==> flow/design.v <==
module alu #(
    parameter INT_W  = 3,
    parameter FRAC_W = 5,
    parameter INST_W = 3,
    parameter DATA_W = INT_W + FRAC_W  
)(
    input                     i_clk,
    input                     i_rst_n,
    input                     i_valid,
    input signed [DATA_W-1:0] i_data_a,  
    input signed [DATA_W-1:0] i_data_b,  
    input        [INST_W-1:0] i_inst,
    output                    o_valid,
    output       [DATA_W-1:0] o_data
);
    reg [DATA_W:0] o_data_w, o_data_r;
    reg            o_valid_w, o_valid_r;
    reg [DATA_W:0] out_add;
    reg [(DATA_W*2)-1:0] out_mul_16q10;
    reg [(DATA_W*2)-FRAC_W:0] out_mul_11q5;  
    reg out_mul_carry;
    reg [DATA_W-1:0] out_dvide;
    reg [DATA_W-1:0] amount;
    assign o_valid = o_valid_r;
    assign o_data = o_data_r;
    always@(*) begin
        if(i_valid == 1) begin
            o_valid_w = 1;
            case(i_inst)
                3'b000: begin  
                    out_add = {i_data_a[7], i_data_a} + {i_data_b[7], i_data_b};
                    o_data_w = (out_add[8:7] == 2'b00 || out_add[8:7] == 2'b11) ? out_add : {out_add[8], {7{!out_add[8]}}};
                end
                3'b001: begin  
                    out_add = {i_data_a[7], i_data_a} - {i_data_b[7], i_data_b};
                    o_data_w = (out_add[8:7] == 2'b00 || out_add[8:7] == 2'b11) ? out_add : {out_add[8], {7{!out_add[8]}}};
                end
                3'b010: begin  
                    out_mul_16q10 = i_data_a * i_data_b;
                    out_mul_carry = out_mul_16q10 [15] ? (out_mul_16q10 [4] & (|out_mul_16q10 [3:0])) : out_mul_16q10 [4];
                    out_mul_11q5 = {out_mul_16q10 [15], out_mul_16q10 [15:5]} + out_mul_carry;
                    o_data_w = (out_mul_11q5[11:8]==4'b0000 || out_mul_11q5[11:8]==4'b1111) ? out_mul_11q5 : {out_mul_11q5[11], {7{!out_mul_11q5[11]}}};
                end
                3'b011: begin  
                    o_data_w = ~(i_data_a & i_data_b);
                end
                3'b100: begin  
                    o_data_w = ~(i_data_a ^ i_data_b);
                end
                3'b101: begin  
                    if(i_data_a[7] && !i_data_a[6]==1'b1)  
                        o_data_w = 8'b00000000;
                    else if(!i_data_a[7] && i_data_a[6]==1'b1)  
                        o_data_w = 8'b00100000;
                    else begin
                        out_dvide = (i_data_a >>> 2);  
                        out_add = {out_dvide[7], out_dvide} + {1'b0, 8'b00010000};
                        o_data_w = out_add;
                    end
                end
                3'b110: begin  
                    amount = i_data_b % 8'd8;  
                    o_data_w = (i_data_a >> amount) | (i_data_a << (8'b00001000-amount));
                end
                3'b111: begin  
                    o_data_w = (i_data_a<=i_data_b) ? i_data_a : i_data_b;
                end
                default: o_data_w = 0;
            endcase
        end
        else begin
            o_data_w = 0;
            o_valid_w = 0;
        end
    end
    always@(posedge i_clk or negedge i_rst_n) begin
        if(!i_rst_n) begin
            o_data_r  <= 0;
            o_valid_r <= 0;  
        end else begin
            o_data_r <= o_data_w;
            o_valid_r <= o_valid_w;  
        end
    end
endmodule
From RTL to reports: alu --
What the tools print for alu, step after step. Line numbers count from 1 in the design file above. Library cell names are shortened. The mark n/a stands for no value.
Set-up: top alu, clock i_clk, standard-cell library sky130hd, timing corner tt_025C_1v80

Word-level counts --
Counts by Yosys on the flattened word-level netlist (proc, flatten, opt, wreduce; memories kept). Register bits leave out memories and registers merged into their read ports (data or address); mux counts leave out enables and synchronous resets folded into registers. Print and check cells are left out. Cells with the same type and inputs are merged into one.
Bit counts: register bits 9, input port bits 22, output and inout port bits 9, word-level cells 52
Operators by class: add/sub/neg operators 5, $mul 1, $lt $le $gt $ge 1, eq/ne operators 10, shift-type cells 2, multiplexer cells 10, bitwise operators 6, reduce/logical cells 15
Operators with widths (number):
- multiplier 8 x 8 -> 16 bit | 1
- parallel mux 8 bit (select 8 bit) | 1
- 2-to-1 mux 8 bit | 7
- NOT 8 bit | 2
- adder 12 x 1 -> 12 bit | 1
- equality test 3 bit with constant B | 4
- right shift 8 x 3 -> 9 bit | 1
- adder 8 x 8 -> 9 bit | 1
- subtractor 8 x 8 -> 9 bit | 1
- <= comparator 8 bit | 1
- bitwise AND 8 bit | 1
- OR 8 bit | 1
- bitwise XOR 8 bit | 1
- left shift 8 x 8 -> 8 bit | 1
- adder 6 x 6 -> 7 bit with constant B | 1
- equality test 3 x 2 -> 1 bit with constant B | 2
- zero test 1 bit | 5
- subtractor 4 x 3 -> 5 bit with constant A | 1
- equality test 2 bit with constant B | 2
- zero test 2 bit | 2
- equality test 4 bit with constant B | 1
- zero test 4 bit | 1
- OR reduction 4 bit | 1
- logical OR 1 bit | 3
- equality test 3 x 1 -> 1 bit with constant B | 1
- zero test 3 bit | 1
- logical AND 1 bit | 2
- 2-to-1 mux 1 bit | 2
- bitwise AND 1 bit | 1

Depth --
Depth = most cells in a row (Yosys ltp): at word level without a register or memory, in the mapped netlist without a sequential cell, where the memories' decode and read muxes count.
Logic depth: depth after elaboration 10, ABC_AREA 0, gate-level depth with buffers 29, mapped depth without buffers 26

Mapped cells and area --
Yosys stat after the flow's synthesis: flattened, memories mapped to cells. It holds for the ABC_AREA given above (unset counts as 0); a run with the other value may have another netlist.
Cell types:
- fa_1 | number 57, total area 1.14E+03 um^2
- ha_1 | number 51, total area 638.112 um^2
- inv_1 | number 106, total area 397.882 um^2
- nor2_1 | number 66, total area 247.738 um^2
- dfrtp_1 | number 9, total area 225.216 um^2
- and2_1 | number 31, total area 193.936 um^2
- a21oi_1 | number 34, total area 170.163 um^2
- xnor2_1 | number 19, total area 166.41 um^2
- mux2i_1 | number 16, total area 160.154 um^2
- mux4_2 | number 6, total area 135.13 um^2
- nand2_1 | number 34, total area 127.622 um^2
- o21ai_0 | number 21, total area 105.101 um^2
- a211oi_1 | number 11, total area 82.579 um^2
- clkbuf_1 | number 22, total area 82.579 um^2
- a21o_1 | number 10, total area 75.072 um^2
- nor3_1 | number 12, total area 60.058 um^2
- xor2_1 | number 6, total area 52.55 um^2
- nand3_1 | number 10, total area 50.048 um^2
Other cell types: 55; their cells: 144.
Synthesis totals: standard cells after synthesis 665, mapped area 5252.5 um^2, sequential area 225.2 um^2, flip-flops 9, buffers 29

Timing after synthesis --
Source: OpenSTA report_checks on the synthesized netlist (no wires, ideal clock, input and output delay 20% of the period each), path of least setup slack; recovery checks are left aside. Register names are those of the netlist, which keeps one name where synthesis merged equal registers.
Timing path after synthesis: path kind input-to-reg, start input i_data_b[0], end register o_data_r[5], clock period 9.88 ns, external input delay 1.976 ns, library setup time 0.127 ns, launch time at the first pin 1.976 ns, arrival time 8.418 ns, required time 9.753 ns, path slack 1.334 ns, path delay 6.569 ns, stages 28, buffers on the path 3, synthesis period reached 8.546 ns
"path delay" = arrival - input delay + setup time. "stages" counts driving pins, that of a launching flip-flop among them; a cell with two outputs on the path counts twice. "synthesis period reached" = period - worst setup slack (recovery checks aside). The figure is calculated, with input and output delays left at 20% of the set period. The rows between start and end are the longest chain of elaborated cells between them; the timing report does not say that the signal goes this way. Where chains are equally long, one stands for them. Each line given opens the expression or statement behind the cell; cells for indexed reads and writes are added by Yosys, which also makes memories of some case tables.
On the way, after synthesis: cells stage by stage buf_1 > clkinv_1 > nor2_1 > ha_1 > inv_1 > fa_1 > inv_1 > fa_1 > inv_1 > fa_1 > inv_1 > ha_1 > and3_4 > a22o_4 > o21ai_4 > o21ai_0 > xnor2_1 > a21boi_0 > ha_1 > ha_1 > and2_1 > clkbuf_1 > or2b_1 > a211o_1 > and4b_1 > buf_6 > o21ai_1 > a31oi_1, cells in the longest elaborated chain 10, elaborated cells between the ends (all ways) 30, RTL lines with such cells 12, those cells by class add/sub (4); mul (1); compare (1); eq/ne (3); shift (2); mux (7); logic (2); reduce/logical (10)
Ends and longest elaborated chain, after synthesis:
- start: declaration | RTL line 11 | input signed [DATA_W-1:0] i_data_b,
- multiplier 8 x 8 -> 16 bit | RTL line 39 | out_mul_16q10 = i_data_a * i_data_b;
- OR reduction 4 bit | RTL line 40 | out_mul_carry = out_mul_16q10 [15] ? (out_mul_16q10 [4] & (|out_mul_16q10 [3:0])) : out_mul_16q10 [4];
- bitwise AND 1 bit | RTL line 40
- 2-to-1 mux 1 bit | RTL line 40
- adder 12 x 1 -> 12 bit | RTL line 41 | out_mul_11q5 = {out_mul_16q10 [15], out_mul_16q10 [15:5]} + out_mul_carry;
- zero test 4 bit | RTL line 42 | o_data_w = (out_mul_11q5[11:8]==4'b0000 || out_mul_11q5[11:8]==4'b1111) ? out_mul_11q5 : {out_mul_11q5[11], {7 ...
- logical OR 1 bit | RTL line 42
- 2-to-1 mux 8 bit | RTL line 42
- parallel mux 8 bit (select 8 bit) | RTL line 29 | case(i_inst)
- 2-to-1 mux 8 bit | RTL line 27 | if(i_valid == 1) begin
- end: assignment | RTL line 78 | o_data_r  <= 0;
- end: assignment | RTL line 81 | o_data_r <= o_data_w;
- end: declaration | RTL line 16 | reg [DATA_W:0] o_data_w, o_data_r;

Path in the finished layout --
From the final timing report of flow run 1: the path of least setup slack in the routed layout; clock arrival at registers is part of the times.
Timing path post-layout: path kind input-to-reg, start input i_data_a[7], end register o_data_r[3], clock period 13.3 ns, external input delay 2.66 ns, library setup time 0.11 ns, launch time at the first pin 2.66 ns, arrival time 10.29 ns, required time 13.42 ns, path slack 3.14 ns, stages 24, buffers on the path 1
On the way, post-layout: cells stage by stage clkdlybuf4s50_1 > clkinv_1 > nor2_1 > fa_1 > inv_1 > fa_1 > fa_1 > fa_1 > inv_1 > ha_1 > o211ai_1 > o21ai_0 > o21ai_4 > o21ai_0 > xnor2_1 > a21boi_0 > ha_1 > o211ai_1 > nor4_1 > nor4_1 > o31ai_1 > and4b_1 > o21ai_1 > a211oi_1
Ends and longest elaborated chain, post-layout:
- start: declaration | RTL line 10 | input signed [DATA_W-1:0] i_data_a,
- end: assignment | RTL line 78 | o_data_r  <= 0;
- end: assignment | RTL line 81 | o_data_r <= o_data_w;
- end: declaration | RTL line 16 | reg [DATA_W:0] o_data_w, o_data_r;
No chain of elaborated cells between the ends is given.

Ticket comment

Settings and measured results of 2 stored flow runs for module alu (sky130hd), not sorted in any way. The constraints put input and output delay at 20% of the set period each and load the outputs with 0.01 pF.
By "achieved clock period" is meant the clock period of the run minus its worst setup slack. This is arithmetic on one report: input and output delays are still those of the set period (20% each).
By "time used up by the worst setup path" is meant the share of the clock period that the worst setup path is allowed (20% is reserved at inputs, 20% at outputs), minus its slack. Clock arrival times at its registers enter into it.
By "power" is meant OpenSTA's value without simulated activity: inputs other than the clock are taken to toggle once in ten clock periods, and the tool carries that through the logic.

[flow run 1] flow files
==> flow/run.sh <==
#!/bin/bash
# the make line also repeats the synthesis and layout settings of config.mk as NAME=value (left out here)
make -C /OpenROAD-flow-scripts/flow DESIGN_CONFIG=/design/flow/config.mk WORK_HOME=/design/flow/orfs CLKGATE_MAP_FILE= finish
==> flow/config.mk <==
export PLATFORM = sky130hd
export DESIGN_NAME = alu
export DESIGN_NICKNAME = alu
export VERILOG_FILES = /design/flow/design.v
export SDC_FILE = /design/flow/constraint.sdc
export NUM_CORES = 4
export LEC_CHECK = 0
export ABC_AREA = 0
export CAP_MARGIN = 20
export CORE_ASPECT_RATIO = 0.55
export CORE_MARGIN = 2
export CORE_UTILIZATION = 45
export GPL_ROUTABILITY_DRIVEN = 1
export GPL_TIMING_DRIVEN = 1
export MAX_ROUTING_LAYER = met5
export PLACE_DENSITY_LB_ADDON = 0.05
export SLEW_MARGIN = 20
==> flow/constraint.sdc <==
create_clock -name core_clock -period 13.3 [get_ports {i_clk}]
set_input_delay 2.6600 -clock core_clock [delete_from_list [all_inputs] [get_ports {i_clk}]]
set_output_delay 2.6600 -clock core_clock [all_outputs]
set_load 0.01 [all_outputs]

[flow run 1] result: area inside the die boundary 12591.8 um^2; power 1169 µW; standard-cell area after layout 5738.0 um^2; time used up by the worst setup path 7.50 ns; kind of the worst setup path input-to-reg; setup TNS 0.000 ns; post-synthesis cell area 5252.5 um^2; worst setup slack after layout 3.139 ns; achieved clock period 10.162 ns; utilization after layout 50.0 %

[flow run 2] flow files
==> flow/run.sh <==
#!/bin/bash
# the make line also repeats the synthesis and layout settings of config.mk as NAME=value (left out here)
make -C /OpenROAD-flow-scripts/flow DESIGN_CONFIG=/design/flow/config.mk WORK_HOME=/design/flow/orfs CLKGATE_MAP_FILE= finish
==> flow/config.mk <==
export PLATFORM = sky130hd
export DESIGN_NAME = alu
export DESIGN_NICKNAME = alu
export VERILOG_FILES = /design/flow/design.v
export SDC_FILE = /design/flow/constraint.sdc
export NUM_CORES = 4
export LEC_CHECK = 0
export ABC_AREA = 0
export CAP_MARGIN = 30
export CELL_PAD_IN_SITES_GLOBAL_PLACEMENT = 3
export CORE_ASPECT_RATIO = 1.43
export CORE_MARGIN = 2
export CORE_UTILIZATION = 58
export CTS_CLUSTER_SIZE = 18
export GPL_TIMING_DRIVEN = 1
export MAX_ROUTING_LAYER = met5
export PLACE_DENSITY_LB_ADDON = 0.07
export SETUP_SLACK_MARGIN = -0.58
export SLEW_MARGIN = 20
==> flow/constraint.sdc <==
create_clock -name core_clock -period 11.2 [get_ports {i_clk}]
set_input_delay 2.2400 -clock core_clock [delete_from_list [all_inputs] [get_ports {i_clk}]]
set_output_delay 2.2400 -clock core_clock [all_outputs]
set_load 0.01 [all_outputs]

[flow run 2] result: no final report: placement broke off with FLW-0024
